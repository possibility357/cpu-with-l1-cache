==> flow/design.v <==
package rv32i_types;
typedef enum bit [6:0] {
    op_lui   = 7'b0110111,  
    op_auipc = 7'b0010111,  
    op_jal   = 7'b1101111,  
    op_jalr  = 7'b1100111,  
    op_br    = 7'b1100011,  
    op_load  = 7'b0000011,  
    op_store = 7'b0100011,  
    op_imm   = 7'b0010011,  
    op_reg   = 7'b0110011,  
    op_csr   = 7'b1110011   
} rv32i_opcode;
typedef enum bit [2:0] {
    beq  = 3'b000,
    bne  = 3'b001,
    blt  = 3'b100,
    bge  = 3'b101,
    bltu = 3'b110,
    bgeu = 3'b111
} branch_funct3_t;
typedef enum bit [2:0] {
    lb  = 3'b000,
    lh  = 3'b001,
    lw  = 3'b010,
    lbu = 3'b100,
    lhu = 3'b101
} load_funct3_t;
typedef enum bit [2:0] {
    sb = 3'b000,
    sh = 3'b001,
    sw = 3'b010
} store_funct3_t;
typedef enum bit [2:0] {
    add  = 3'b000,  
    sll  = 3'b001,
    slt  = 3'b010,
    sltu = 3'b011,
    axor = 3'b100,
    sr   = 3'b101,  
    aor  = 3'b110,
    aand = 3'b111
} arith_funct3_t;
typedef enum bit [2:0] {
    alu_add = 3'b000,
    alu_sll = 3'b001,
    alu_sra = 3'b010,
    alu_sub = 3'b011,
    alu_xor = 3'b100,
    alu_srl = 3'b101,
    alu_or  = 3'b110,
    alu_and = 3'b111
} alu_ops;
typedef logic [31:0] rv32i_word;
typedef logic [4:0] rv32i_reg;
typedef logic [3:0] rv32i_mem_wmask;
endpackage : rv32i_types
module data_array #(
    parameter s_offset = 5,
    parameter s_index = 3,
	 parameter s_mask   = 2**s_offset,
	 parameter s_line   = 8*s_mask,
	 parameter num_sets = 2**s_index
)
(
    input clk,
	 input read,
    input [s_mask-1:0] write_en,
    input [s_index-1:0] index,
    input [s_line-1:0] datain,
    output logic [s_line-1:0] dataout
);
logic [s_line-1:0] data [num_sets-1:0]  ;
logic [s_line-1:0] _dataout;
assign dataout = _dataout;
initial
begin
    for (int i = 0; i < num_sets; i++)
    begin
        data[i] = 1'b0;
    end
end
always_ff @(posedge clk)
begin
	 if (read)
		  _dataout <= data[index];
    for (int i = 0; i < s_mask; i++)
    begin
		data[index][8*i +: 8] <= write_en[i] ? datain[8*i +: 8] : data[index][8*i +: 8];
    end
end
endmodule : data_array
* Tool chain data of data_array
Tool output for the design above, in the order of the flow.
Lines are those of the file above, counted from 1.
Cell names lack the library's common part.
A cell with n/a has no value.
- Design top :: data_array
- Clock :: clk
- Library :: sky130hd
- Timing corner :: tt_025C_1v80

* Word level
Yosys after proc, flatten, opt, wreduce and memory -nomap, before mapping. Enables and synchronous resets that opt folds into registers are not counted as muxes. Memory bits, and registers merged into a memory's read port (data or address), are not among the register bits. Print and check cells are not counted. Equal cells are merged and count once.
Yosys's memory passes give these memory sizes; they may raise the number of words (mostly to a power of two), join words into wider ones and drop unused or constant bits.
- Mux-type cells :: 32
** Operators by type and width (number)
- 8-bit two-way mux :: 32
- Bits in registers :: 256
- Output and inout bits :: 256
- Bits in writable memories :: 2048
- Elaborated cells :: 34
- Input bits :: 293
- Memories kept :: 1
** Memories
- data :: depth 8, bits a word 256, read ports 1, wr ports 1, line 73 : logic [s_line-1:0] data [num_sets-1:0]  ;

* Longest topological paths
Yosys ltp: most cells in a row. Word level: on the elaborated netlist, between registers, memories and ports. Mapped: between sequential cells and ports; inverters and the memories' decode and read muxes count.
- Depth in word-level cells :: 1
- ABC_AREA :: 1
- Gate-level depth with buffers :: 13
- Gate-level depth less buffers :: 9

* Synthesis result
Yosys stat after the flow's synthesis: flattened, memories mapped to cells. It holds for the ABC_AREA given above (unset counts as 0); a run with the other value may have another netlist.
Totals and module areas in this step are rounded.
** Cells by type
- edfxtp_1 :: number 2304, area in all 6.92E+04 um2
- nand2_1 :: number 6137, area in all 2.3E+04 um2
- buf_2 :: number 233, area in all 1.17E+03 um2
- buf_4 :: number 66, area in all 495.475 um2
- clkbuf_1 :: number 91, area in all 341.578 um2
- buf_6 :: number 29, area in all 326.563 um2
- inv_1 :: number 35, area in all 131.376 um2
- buf_1 :: number 12, area in all 45.043 um2
- nor3_1 :: number 6, area in all 30.029 um2
- nor2_1 :: number 6, area in all 22.522 um2
- nand4_1 :: number 2, area in all 12.512 um2
- inv_4 :: number 1, area in all 6.256 um2
- inv_2 :: number 1, area in all 3.754 um2
- Cell count :: 8923
- Cell area after synthesis :: 94800 um2
- Buffers :: 431
- Flip-flop cells :: 2304
- Sequential area :: 69200 um2

* Timing after synthesis
Path of least setup slack by OpenSTA after synthesis, without wires, with an ideal clock, recovery checks aside; 20% of the period is set as input and as output delay. Where synthesis merged equal registers, the netlist keeps one of their names.
- Path type :: input port to flip-flop
- Start :: in index[2]
- End :: mem data[1][0]
- Library setup time :: 1.186 ns
- Arrival :: 25.165 ns
- Stages :: 4
- Launch time at the first pin :: 7.200 ns
- Buffers on the path :: 3
- Slack :: 9.649 ns
- Input delay :: 7.200 ns
- Path delay :: 19.151 ns
- Data required time :: 34.814 ns
- Clock period :: 36.0 ns
- Synthesis period reached :: 26.351 ns
"path delay" = arrival - input delay + setup time.
"stages": output pins that drive a net of the path, with the launching flip-flop's if there is one; two outputs of one cell count as two.
"synthesis period reached" = period - worst setup slack (recovery checks aside). The figure is calculated, with input and output delays left at 20% of the set period.
- Cell sequence :: buf_2 clkbuf_1 buf_1 nor3_1
** Ends and longest elaborated chain, after synthesis
- start, declared :: line 69 : input [s_index-1:0] index,
- end, declared :: line 73 : logic [s_line-1:0] data [num_sets-1:0]  ;
No chain of elaborated cells between the ends is given.

* Timing after layout
Path of least setup slack in the final report of run 1 (OpenROAD, finished layout, wires in). Where an end is a register, its clock arrival counts in the times.
- Path type :: input port to flip-flop
- Start :: in index[0]
- End :: mem data[4][100]
- Launch time at the first pin :: 3.88 ns
- Clock period :: 19.4 ns
- Input delay :: 3.88 ns
- Stages :: 15
- Buffers on the path :: 6
- Slack :: 10.87 ns
- Arrival :: 9.36 ns
- Library setup time :: 0.19 ns
- Data required time :: 20.23 ns
- Cell sequence :: buf_8 inv_16 buf_16 buf_12 buf_4 buf_4 buf_4 nand2_1 nand2_1 nand2_1 nand2_1 nand2_1 nand2_1 nand2_1 nand2_1
** Ends and longest elaborated chain, post-layout
- start, declared :: line 69 : input [s_index-1:0] index,
- end, declared :: line 73 : logic [s_line-1:0] data [num_sets-1:0]  ;
No chain of elaborated cells between the ends is given.

Flow measurements of data_array on sky130hd: 2 stored runs with different settings, listed in no order. Input and output delays are each 20% of the period that was set; the output load is 0.01 pF.
By "achieved period" is meant the clock period of the run minus its worst setup slack. This is arithmetic on one report: input and output delays are still those of the set period (20% each).
By "worst path time" is meant the share of the clock period that the worst setup path is allowed (20% is reserved at inputs, 20% at outputs), minus its slack. Clock arrival times at its registers enter into it.
By "total power of the final layout" is meant OpenSTA's value without simulated activity: inputs other than the clock are taken to toggle once in ten clock periods, and the tool carries that through the logic.
The measured numbers are rounded.

* Run 1
** Files
==> flow/run.sh <==
#!/bin/bash
# the make line also repeats the synthesis and layout settings of config.mk as NAME=value (left out here)
make -C /OpenROAD-flow-scripts/flow DESIGN_CONFIG=/design/flow/config.mk WORK_HOME=/design/flow/orfs CLKGATE_MAP_FILE= finish
==> flow/config.mk <==
export PLATFORM = sky130hd
export DESIGN_NAME = data_array
export DESIGN_NICKNAME = data_array
export VERILOG_FILES = /design/flow/design.v
export SDC_FILE = /design/flow/constraint.sdc
export NUM_CORES = 4
export LEC_CHECK = 0
export ABC_AREA = 1
export CAP_MARGIN = 30
export CELL_PAD_IN_SITES_DETAIL_PLACEMENT = 0
export CELL_PAD_IN_SITES_GLOBAL_PLACEMENT = 3
export CORE_MARGIN = 2
export CORE_UTILIZATION = 25
export CTS_CLUSTER_DIAMETER = 31
export CTS_CLUSTER_SIZE = 93
export GPL_ROUTABILITY_DRIVEN = 0
export GPL_TIMING_DRIVEN = 1
export MAX_ROUTING_LAYER = met5
export MIN_ROUTING_LAYER = met2
export PLACE_DENSITY_LB_ADDON = 0.19
export SETUP_SLACK_MARGIN = 0.03
export SLEW_MARGIN = 20
==> flow/constraint.sdc <==
create_clock -name core_clock -period 19.4 [get_ports {clk}]
set_input_delay 3.8800 -clock core_clock [delete_from_list [all_inputs] [get_ports {clk}]]
set_output_delay 3.8800 -clock core_clock [all_outputs]
set_load 0.01 [all_outputs]
** Results
- Standard-cell area after layout :: 127000 um2
- Setup slack of the critical path :: 10.9 ns
- Total power of the final layout :: 17200 uW
- Worst path time :: 4.65 ns
- Class of the worst setup path :: input port to flip-flop
- Yosys chip area after synthesis :: 94800 um2
- Area inside the die boundary :: 384000 um2
- Achieved period :: 8.533 ns

* Run 2
** Files
==> flow/run.sh <==
#!/bin/bash
# the make line also repeats the synthesis and layout settings of config.mk as NAME=value (left out here)
make -C /OpenROAD-flow-scripts/flow DESIGN_CONFIG=/design/flow/config.mk WORK_HOME=/design/flow/orfs CLKGATE_MAP_FILE= finish
==> flow/config.mk <==
export PLATFORM = sky130hd
export DESIGN_NAME = data_array
export DESIGN_NICKNAME = data_array
export VERILOG_FILES = /design/flow/design.v
export SDC_FILE = /design/flow/constraint.sdc
export NUM_CORES = 4
export LEC_CHECK = 0
export ABC_AREA = 1
export CAP_MARGIN = 20
export CORE_MARGIN = 2
export CORE_UTILIZATION = 15
export CTS_CLUSTER_DIAMETER = 362
export GPL_ROUTABILITY_DRIVEN = 0
export MAX_ROUTING_LAYER = met4
export PLACE_DENSITY = 0.44
export SETUP_SLACK_MARGIN = -2.0
export SLEW_MARGIN = 20
export TNS_END_PERCENT = 70
==> flow/constraint.sdc <==
create_clock -name core_clock -period 36.1 [get_ports {clk}]
set_input_delay 7.2200 -clock core_clock [delete_from_list [all_inputs] [get_ports {clk}]]
set_output_delay 7.2200 -clock core_clock [all_outputs]
set_load 0.01 [all_outputs]
** Results
- Standard-cell area after layout :: 118000 um2
- Setup slack of the critical path :: 24.1 ns
- Total power of the final layout :: 6390 uW
- Worst path time :: 4.83 ns
- Class of the worst setup path :: input port to flip-flop
- Yosys chip area after synthesis :: 94800 um2
- Area inside the die boundary :: 638000 um2
- Achieved period :: 12.047 ns
